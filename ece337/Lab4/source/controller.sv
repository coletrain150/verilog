==> flow/design.v <==
module controller
(
 input wire clk,
 input wire n_reset,
 input wire dr,
 input wire overflow,
 output reg cnt_up,
 output wire modwait,
 output reg [1:0] op,
 output reg [3:0] src1,
 output reg [3:0] src2,
 output reg [3:0] dest,
 output reg err
);
reg flag;
typedef enum bit [3:0]{IDLE, STORE, SORT1, SORT2, SORT3, SORT4, ADD1, ADD2, ADD3, EIDLE} stateType;
reg nextflag;
assign modwait = flag;
stateType state;  
stateType nextstate;
always_ff@(posedge clk, negedge n_reset)
  begin
     if (n_reset == 0) begin
       state <= IDLE;
     end
     else begin
	state <= nextstate;
     end
  end
always_ff@(posedge clk, negedge n_reset)
  begin
     if (n_reset == 0) begin
       flag <= 0;
     end
     else begin
	flag <= nextflag;
     end
  end
always_comb
  begin
     case(state)
       IDLE:begin
	  if(dr==1)begin
	     nextstate = STORE;
	  end
	  else begin
	     nextstate = IDLE;
	  end
       end
       STORE:begin
	  if(dr==1)begin
	     nextstate = SORT1;
	  end
	  else begin
	     nextstate = EIDLE;
	  end
       end
       SORT1:begin
	  nextstate = SORT2;
       end
       SORT2:begin
	  nextstate = SORT3;
	  end
       SORT3:begin
	  nextstate = SORT4;
       end
       SORT4:begin
	  nextstate = ADD1;
       end
       ADD1:begin
	  if(overflow == 0) begin
	     nextstate = ADD2;
	  end
	  else begin
	     nextstate = EIDLE;
	  end
       end
       ADD2:begin
	  if(overflow == 0) begin
	     nextstate = ADD3;
	  end
	  else begin
	     nextstate = EIDLE;
	  end
       end
       ADD3:begin
	  if(overflow==0)begin
	     nextstate = IDLE;
	  end
	  else begin
	     nextstate = EIDLE;
	  end
       end
       EIDLE:begin
	  if(dr == 1)begin
	     nextstate = STORE;
	  end
	  else begin
	     nextstate = EIDLE;
	  end
       end
       default : nextstate = IDLE;
     endcase  
  end  
always_comb
  begin
     nextflag  = 0;
     cnt_up=0;
     err = 0;
     op = 2'b00;
     nextflag = 0;
     src2 = 0;
     dest = 0;
     src1 = 0;
     case(state)
       IDLE:begin
	  cnt_up=0;
	  err = 0;
	  op = 2'b00;
       end
       STORE:begin
	  nextflag = 1;
	  op = 2'b10;
	  dest = 5;
       end
       SORT1:begin
	  src1 = 2;
	  cnt_up = 1;
	  nextflag = 1;
	  dest = 1;
	  op = 2'b01;
       end
       SORT2:begin
	  cnt_up = 0;
	  nextflag = 1;
	  src1 = 3;
	  dest = 2;
	  op = 2'b01;
       end
       SORT3:begin
	  nextflag = 1;
	  src1 = 4;
	  dest = 3;
	  op = 2'b01;
	  cnt_up = 0;
       end
       SORT4:begin
	  nextflag = 1;
	  src1 = 5;
	  dest = 4;
	  op = 2'b01;
	  cnt_up = 0;
       end
       ADD1:begin
	  nextflag = 1;
	  op = 2'b11;
	  src1 = 1;
	  src2 = 2;
	  dest = 0;
       end
       ADD2:begin
 	  nextflag = 1;
	  op = 2'b11;
	  src1 = 0;
	  src2 = 3;
	  dest = 0;  
       end
       ADD3:begin
	  nextflag = 1;
	  op = 2'b11;
	  src1 = 0;
	  src2 = 4;
	  dest = 0;
       end
       EIDLE:begin
	  nextflag = 0;
	  err = 1;
	  op = 2'b00;
	  cnt_up = 0;
       end
     endcase  
  end  
endmodule  
Step by step through the tools: controller. The steps from the RTL of controller to its reports follow in flow order. Line numbers count from 1 in the design file above. Cell names lack the library's common part. A cell with n/a has no value.

Top module: controller. Clock: clk. Standard-cell library: sky130hd. Corner: tt_025C_1v80.

Word level. Yosys after proc, flatten, opt, wreduce and memory -nomap, before mapping. Enables and synchronous resets that opt folds into registers are not counted as muxes. Memory bits, and registers merged into a memory's read port (data or address), are not among the register bits. Print and check cells are not counted. Equal cells are merged and count once. Yosys's memory passes give these memory sizes; they may raise the number of words (mostly to a power of two), join words into wider ones and drop unused or constant bits.

Under register bits after elaboration stands 5. For bits in read-only memories the number is 224. Under memories kept stands 1. Output and inout port bits: 17. The figure for elaborated cells is 20.

Under equal/unequal tests stands 9. The figure for mux-type cells is 7. The entry for reductions and logical operators reads 1.

Memories: (name not given) (words 16, width 14, read ports 1, write ports 0, RTL line 115) `case(state)`.

Operators by type and width (count): parallel mux 4 bit (select 10 bit) (1); == test 4 x 3 -> 1 bit (second input constant) (4); 2-to-1 mux 4 bit (4); == test 4 x 2 -> 1 bit (second input constant) (2); == test 4 bit (second input constant) (2); == test 4 x 1 -> 1 bit (second input constant) (1); logical NOT 4 bit (1); 2-to-1 mux 1 bit (2).

Longest topological paths. Yosys ltp: most cells in a row. Word level: on the elaborated netlist, between registers, memories and ports. Mapped: between sequential cells and ports; inverters and the memories' decode and read muxes count.

The figure for depth in word-level cells is 2. The entry for ABC_AREA reads 0. The entry for mapped depth reads 5. For mapped depth without buffers the number is 5.

Netlist. The flow's flattened synthesis, as Yosys stat reports it; memories are mapped. The netlist is that of the ABC_AREA named above (0 if unset); the other value can give another one.

For mapped cells the number is 66. The figure for cell area after synthesis is 536.8 um2. The entry for area of sequential cells reads 125.1 um2. Under mapped flip-flops stands 5.

Cell types: dfrtp_1 (count 5, area in all 125.12 um2); ha_1 (count 6, area in all 75.072 um2); buf_4 (count 4, area in all 30.029 um2); nor2_1 (count 7, area in all 26.275 um2); nor2b_1 (count 4, area in all 25.024 um2); a21oi_1 (count 4, area in all 20.019 um2); o21ai_1 (count 4, area in all 20.019 um2); nand2b_2 (count 2, area in all 17.517 um2); inv_1 (count 4, area in all 15.014 um2); nand2b_1 (count 2, area in all 12.512 um2); buf_6 (count 1, area in all 11.261 um2); mux2_1 (count 1, area in all 11.261 um2); nor3_1 (count 2, area in all 10.01 um2); o211a_1 (count 1, area in all 10.01 um2); a211o_1 (count 1, area in all 8.758 um2); a21oi_2 (count 1, area in all 8.758 um2); nand4b_1 (count 1, area in all 8.758 um2); o2bb2ai_1 (count 1, area in all 8.758 um2).

Not listed: further types 14, cells in them 15.

Timing after synthesis. Path of least setup slack by OpenSTA after synthesis, without wires, with an ideal clock, recovery checks aside; 20% of the period is set as input and as output delay. Where synthesis merged equal registers, the netlist keeps one of their names.

Kind: reg2out. Start: register state[1]. End: output op[1]. Under period stands 1.53 ns. The figure for external output delay is 0.306 ns. Arrival: 1.188 ns. Under path slack stands 0.036 ns. The figure for delay of the path is 1.188 ns. Stages: 6. The figure for synthesis period reached is 1.494 ns.

"delay of the path" = arrival - input delay + setup time. A path that ends at an output port has no setup time. "stages" counts driving pins, that of a launching flip-flop among them; a cell with two outputs on the path counts twice. "synthesis period reached" = period - worst setup slack (recovery checks aside). The figure is calculated, with input and output delays left at 20% of the set period. The rows between start and end are the longest chain of elaborated cells between them; the timing report does not say that the signal goes this way. Where chains are equally long, one stands for them. Each line given opens the expression or statement behind the cell; cells for indexed reads and writes are added by Yosys, which also makes memories of some case tables. A memory read counts as a cell of the chain, while the word-level depth stops at memories.

Cells stage by stage: dfrtp_1 inv_1 ha_1 nand2b_2 a21boi_1 o21ai_1. Cells in the longest elaborated chain: 1. Under elaborated cells on any way between the ends stands 1. Those cells by class: 1 x memory.

RTL lines, path post-synthesis: from (decl) (RTL line 19) `stateType state;`; from (assign) (RTL line 24) `state <= IDLE;`; from (assign) (RTL line 27) `state <= nextstate;`; memory read (16 x 14 bit) (RTL line 115) `case(state)`; to (decl) (RTL line 9) `output reg [1:0] op,`.

Timing after layout. From the final timing report of run A: the path of least setup slack in the routed layout; clock arrival at registers is part of the times.

Kind: reg2out. Start: register state[1]. End: output src2[0]. Under period stands 1.93 ns. The figure for external output delay is 0.39 ns. Arrival: 1.63 ns. Under path slack stands -0.08 ns. Stages: 5.

The rows between start and end are the longest chain of elaborated cells between them; the timing report does not say that the signal goes this way. Where chains are equally long, one stands for them. A memory read counts as a cell of the chain, while the word-level depth stops at memories.

Cells stage by stage: dfrtp_2 ha_2 inv_1 nor2_2 clkdlybuf4s50_1. Cells in the longest elaborated chain: 1. Under elaborated cells on any way between the ends stands 1. Those cells by class: 1 x memory.

RTL lines, path post-layout: from (decl) (RTL line 19) `stateType state;`; from (assign) (RTL line 24) `state <= IDLE;`; from (assign) (RTL line 27) `state <= nextstate;`; memory read (16 x 14 bit) (RTL line 115) `case(state)`; to (decl) (RTL line 11) `output reg [3:0] src2,`.

FLOW RESULTS
============

Record of 2 stored runs of the RTL-to-layout flow on controller, platform sky130hd. The runs are unordered. Constraints: input delay and output delay 20% of the set period each, output load 0.01 pF. "reached clock period" means the clock period less the worst setup slack. The figure is calculated, with input and output delays left at 20% of the set period. "worst path time": the worst setup path's part of the clock period (all of it between registers, 20% less for each end at a port) less its slack. A launch clock that arrives late makes it longer, a capture clock that arrives late makes it shorter.

Run A has these settings: period_ns 1.93; CORE_UTILIZATION 18; PLACE_DENSITY 0.8; CELL_PAD_IN_SITES_GLOBAL_PLACEMENT 3; TNS_END_PERCENT 30; ABC_AREA 0; GPL_TIMING_DRIVEN 0; GPL_ROUTABILITY_DRIVEN 0; CTS_CLUSTER_DIAMETER 178; CAP_MARGIN 20; CORE_MARGIN 2; SLEW_MARGIN 20. The post-synthesis cell area reads 536.8 um2. The worst path time reads 1.63 ns. Critical path kind: reg2out. The standard-cell area after routing is 819.5 um2. The post-route setup TNS is -0.085 ns. The reached clock period reads 2.015 ns. The die outline area reads 3434.6 um2. The setup slack of the worst path is -0.085 ns. For the post-route utilization the run shows 29.2 %.

Run B has these settings: period_ns 1.13; CORE_UTILIZATION 31; PLACE_DENSITY_LB_ADDON 0.12; CELL_PAD_IN_SITES_DETAIL_PLACEMENT 2; GPL_TIMING_DRIVEN 0; CAP_MARGIN 5; CORE_MARGIN 2; SLEW_MARGIN 20. Outcome: incomplete, clock tree synthesis halted on DPL-0033.
